==> flow/design.v <==
`timescale 1 ns / 100 ps
module apes_dac1 #(
  parameter select = 0)
( clk50, rst_n, dac_rst,
  regw_pls, Lcla, Lcld, 
  Dac_clk, Dac_dat, CTRL_ENn, 
  dac_reg, pa_sm_dac_out);
input         clk50;                    
input         rst_n;                    
input         dac_rst;                  
input         regw_pls;                 
input  [ 8:0] Lcla;                     
input  [31:0] Lcld;                     
output        Dac_clk;                  
output        Dac_dat;                  
output        CTRL_ENn;                 
output [ 1:0] pa_sm_dac_out;
output [31:0] dac_reg;                  
reg    [ 5:0] pa_cnt_dclk;    
reg    [ 1:0] pa_sm_dac;      
reg           pa_dac_init;    
reg    [14:0] pa_dac_shft;    
reg           dac_en_n;       
reg    [ 3:0] pa_cnt_shft;    
always @(posedge clk50 or negedge rst_n) 
 if (!rst_n) 
 begin
  pa_cnt_dclk <= 6'b0;                         
  pa_sm_dac   <= 2'b00;
  pa_dac_init <= 1'b1;
  pa_dac_shft <= 16'h04D9;
  dac_en_n <= 1'b1;
  pa_cnt_shft <= 4'h0;
  end 
  else 
  begin                                   
  pa_cnt_dclk <= pa_cnt_dclk + 1'b1;                 
  case (pa_sm_dac)                                
    2'b00: begin                                     
      if (pa_dac_init)                            
        pa_sm_dac[0] <= 1'b1;                        
      else if (dac_rst)                           
        pa_dac_init <= 1'b1;                         
      else if (regw_pls &&                        
          Lcla==9'h008 && Lcld[15:12] == select) begin
        pa_dac_shft <= {3'b000, Lcld[11:0]};         
        pa_sm_dac[0] <= 1'b1;                        
      end
    end
    2'b01: begin                                     
      if (!pa_cnt_dclk[5] & &pa_cnt_dclk[4:0]) begin  
        dac_en_n <= 1'b0;                         
        pa_sm_dac[1] <= 1'b1;                        
      end
    end
    2'b11: begin                                     
      if (!pa_cnt_dclk[5] & &pa_cnt_dclk[4:0]) begin  
        if (|pa_cnt_shft)                         
          pa_dac_shft <= {pa_dac_shft[13:0], 1'b0};  
        if (&pa_cnt_shft) begin                   
          dac_en_n   <= 1'b1;                     
          pa_sm_dac[0]  <= 1'b0;                     
        end
        pa_cnt_shft <= pa_cnt_shft + 1'b1;           
      end
    end
    2'b10: begin                                     
      if (!dac_rst) begin                         
        pa_dac_init <= 1'b0;                         
        if (!pa_dac_init)                         
          pa_sm_dac[1] <= 1'b0;                      
      end
    end
  endcase
end
assign
  dac_reg = {|pa_sm_dac, 3'b000, 4'h0, 8'h00,         
              4'h0, pa_dac_shft[11:0]};
assign #10
  Dac_clk       = pa_cnt_dclk[5],              
  Dac_dat       = pa_dac_shft[14],             
  CTRL_ENn      = dac_en_n,                   
  pa_sm_dac_out = pa_sm_dac;
endmodule
# == From RTL to reports: apes_dac1 ==
# Tool output for the design above, in the order of the flow.
# Lines are those of the file above, counted from 1.
# Operators carry their Yosys type and port widths (W data, S select, Z words).
# Cell names lack the library's common part.
# The mark - stands for no value.
# setup
design,apes_dac1
clock,clk50
cell_library,sky130hd
lib_corner,tt_025C_1v80

# == Word level ==
# Counts by Yosys on the flattened word-level netlist (proc, flatten, opt, wreduce; memories kept). Register bits leave out memories and registers merged into their read ports (data or address). Print and check cells are left out. Cells with the same type and inputs are merged into one.
# word_totals
reg_bits,29
latch_bits,0
mem_bits_rw,0
romBits,0
clocked_rd_ports_x_width,0
n_memories,0
input_bits,45
out_inout_bits,37
word_cells,68
# op_classes
n_addsub,2
mul,0
div_mod_pow,0
cmp,0
eq_ne,15
n_shift,0
muxes,24
logic,1
n_reduce_logical,19
# ops
cell,count
$mux W15,5
$pmux W15 S2,1
$ne A2 B2 Y1 const B,9
$mux W1,14
$reduce_and A4 Y1,3
$reduce_and A5 Y1,2
$eq A9 B4 Y1 const B,1
$reduce_bool A2 Y1,4
$pmux W1 S2,4
$ne A3 B3 Y1 const B,2
$add A6 B1 Y6 const B,1
$reduce_and A6 Y1,1
$eq A2 B2 Y1 const B,2
$reduce_and A2 Y1,2
$add A4 B1 Y4 const B,1
$logic_not A4 Y1,1
$reduce_or A4 Y1,1
$logic_and A1 B1 Y1,2
$eq A2 B1 Y1 const B,1
$logic_not A2 Y1,1
$reduce_or A2 Y1,1
$and A1 B1 Y1,1
$logic_not A1 Y1,1

# == Logic depth ==
# Yosys ltp: most cells in a row. Word level: on the elaborated netlist, between registers, memories and ports. Mapped: between sequential cells and ports; inverters and the memories' decode and read muxes count.
# depth
ltp_word,7
ABC_AREA,1
depth_mapped,14
ltp_nobuf,13

# == Synthesis result ==
# Source: synth_stat.txt of the flow (Yosys; design flattened, memories mapped). It holds for the ABC_AREA given above (unset counts as 0); a run with the other value may have another netlist.
# synth_totals
stdcells,225
area_um2,1757.9
sequential_area_um2,735.7
flip_flops,29
buffers,36
# types
cell,count,type_area_um2
dfrtp_1,21,525.504
nand2_1,77,289.027
buf_4,31,232.723
dfstp_2,8,210.202
nand3_1,17,85.082
inv_1,18,67.565
nor2_1,18,67.565
xor2_1,6,52.55
ha_1,4,50.048
nand2_4,3,33.782
buf_6,2,22.522
o21ai_0,4,20.019
nand2_2,3,18.768
nand3b_1,2,15.014
buf_2,2,10.01
nand3_2,1,10.01
inv_6,1,8.758
o31ai_1,1,7.507
# Other cell types: 6; their cells: 6.

# == Worst setup path after synthesis ==
# OpenSTA on the mapped netlist: ideal clock, no wires. The path of least setup slack (recovery checks aside). Input and output delay are each 20% of the period. Register names are those of the netlist, which keeps one name where synthesis merged equal registers.
# synth_path
path_kind,flip-flop to flip-flop
start,register pa_cnt_dclk[0]
end,register pa_dac_shft[14]
tclk_ps,1840
setup_time_ps,117
t_first_pin_ps,0
t_arrival_ps,1515
required_ps,1723
path_slack_ps,208
delay_ps,1632
driving_pins,15
n_path_buf,1
period_less_setup_slack_ps,1632
# "delay_ps" is the arrival time less input delay plus setup time.
# "driving_pins" counts driving pins, that of a launching flip-flop among them; a cell with two outputs on the path counts twice.
# "period_less_setup_slack_ps" = period - worst setup slack (recovery checks aside). The figure is calculated, with input and output delays left at 20% of the set period.
# Between the ends stands the longest chain of elaborated cells between them, by number of cells; it is not shown to be the way that was timed. Of several equally long chains one is given.
# A line is the first line of the expression or statement that the cell stems from. Yosys adds cells for indexed reads and writes and turns some case tables into memories.
# A register here has more assigning lines than the two given.
# synth_via
path_cell_list,dfrtp_1 > ha_1 > nand2_1 > nor2_1 > ha_1 > inv_1 > nor2_2 > nand2_4 > nand2_2 > nand2_4 > inv_6 > nand2_4 > buf_6 > nand2_1 > nand2_1
elab_chain_cells,4
cone_cells,6
classes_between,eq/ne: 1; mux: 2; logic: 1; reduce/logical: 2
# synth_rtl
item,line_no,text
from (decl),19,reg    [ 5:0] pa_cnt_dclk;
from (assign),28,pa_cnt_dclk <= 6'b0;
from (assign),37,pa_cnt_dclk <= pa_cnt_dclk + 1'b1;
$reduce_and A5 Y1,57,if (!pa_cnt_dclk[5] & &pa_cnt_dclk[4:0]) begin
$and A1 B1 Y1,57,
$mux W15,57,
$pmux W15 S2,38,case (pa_sm_dac)
to (assign),46,"pa_dac_shft <= {3'b000, Lcld[11:0]};"
to (assign),59,"pa_dac_shft <= {pa_dac_shft[13:0], 1'b0};"
to (decl),22,reg    [14:0] pa_dac_shft;

# == Worst path after layout ==
# From the final timing report of flow run A: the path of least setup slack in the routed layout; clock arrival at registers is part of the times.
# The report prints the path's times to 10 ps; the period is as set.
# layout_path
path_kind,flip-flop to flip-flop
start,register pa_cnt_dclk[1]
end,register pa_dac_shft[11]
tclk_ps,1420
setup_time_ps,110
t_first_pin_ps,280
t_arrival_ps,1950
required_ps,1600
path_slack_ps,-360
driving_pins,14
n_path_buf,0
# Between the ends stands the longest chain of elaborated cells between them, by number of cells; it is not shown to be the way that was timed. Of several equally long chains one is given.
# A register here has more assigning lines than the two given.
# layout_via
path_cell_list,dfrtp_1 > ha_2 > nand2_2 > nor2_4 > ha_4 > inv_2 > nor2_4 > nand2_4 > nand2_4 > nand2_4 > clkinv_8 > nand2_8 > nand2_2 > nand2_1
elab_chain_cells,4
cone_cells,6
classes_between,eq/ne: 1; mux: 2; logic: 1; reduce/logical: 2
# layout_rtl
item,line_no,text
from (decl),19,reg    [ 5:0] pa_cnt_dclk;
from (assign),28,pa_cnt_dclk <= 6'b0;
from (assign),37,pa_cnt_dclk <= pa_cnt_dclk + 1'b1;
$reduce_and A5 Y1,57,if (!pa_cnt_dclk[5] & &pa_cnt_dclk[4:0]) begin
$and A1 B1 Y1,57,
$mux W15,57,
$pmux W15 S2,38,case (pa_sm_dac)
to (assign),46,"pa_dac_shft <= {3'b000, Lcld[11:0]};"
to (assign),59,"pa_dac_shft <= {pa_dac_shft[13:0], 1'b0};"
to (decl),22,reg    [14:0] pa_dac_shft;

# apes_dac1 through Yosys and OpenROAD on sky130hd: 2 stored runs, unordered, with their settings and measured results. The constraints put input and output delay at 20% of the set period each and load the outputs with 0.01 pF.
# "worst_path_time_ps" means the part of the period allowed to the worst setup path (the constraints hold back 20% at inputs and 20% at outputs) less its slack; where the path has registers, the arrival times of their clocks count too.
# "worst_path_time_ps" is known to 10 ps.
# Among the settings, -- means not set for that run.
name,flow run A,flow run B
period_ns,1.42,2.1
CORE_UTILIZATION,26,46
SETUP_SLACK_MARGIN,0.21,--
PLACE_DENSITY,0.77,0.43
CELL_PAD_IN_SITES_GLOBAL_PLACEMENT,1,--
CELL_PAD_IN_SITES_DETAIL_PLACEMENT,2,--
ABC_AREA,1,--
GPL_TIMING_DRIVEN,1,--
GPL_ROUTABILITY_DRIVEN,0,--
CTS_CLUSTER_SIZE,66,--
CTS_CLUSTER_DIAMETER,77,267
CAP_MARGIN,20,20
MIN_ROUTING_LAYER,met1,met1
CORE_MARGIN,2,6
SLEW_MARGIN,20,20
CORE_ASPECT_RATIO,--,0.7
TNS_END_PERCENT,--,25
MAX_ROUTING_LAYER,--,met5
setup_tns_ps,-6648,0
worst_path_time_ps,1780,2010
worst_setup_path_type,flip-flop to flip-flop,flip-flop to flip-flop
die_footprint_um2,7434.8,5381.6
synth_chip_area_um2,1757.9,1722.9
finalCellArea_um2,2961.6,2239.7
ws_setup_ps,-356,95
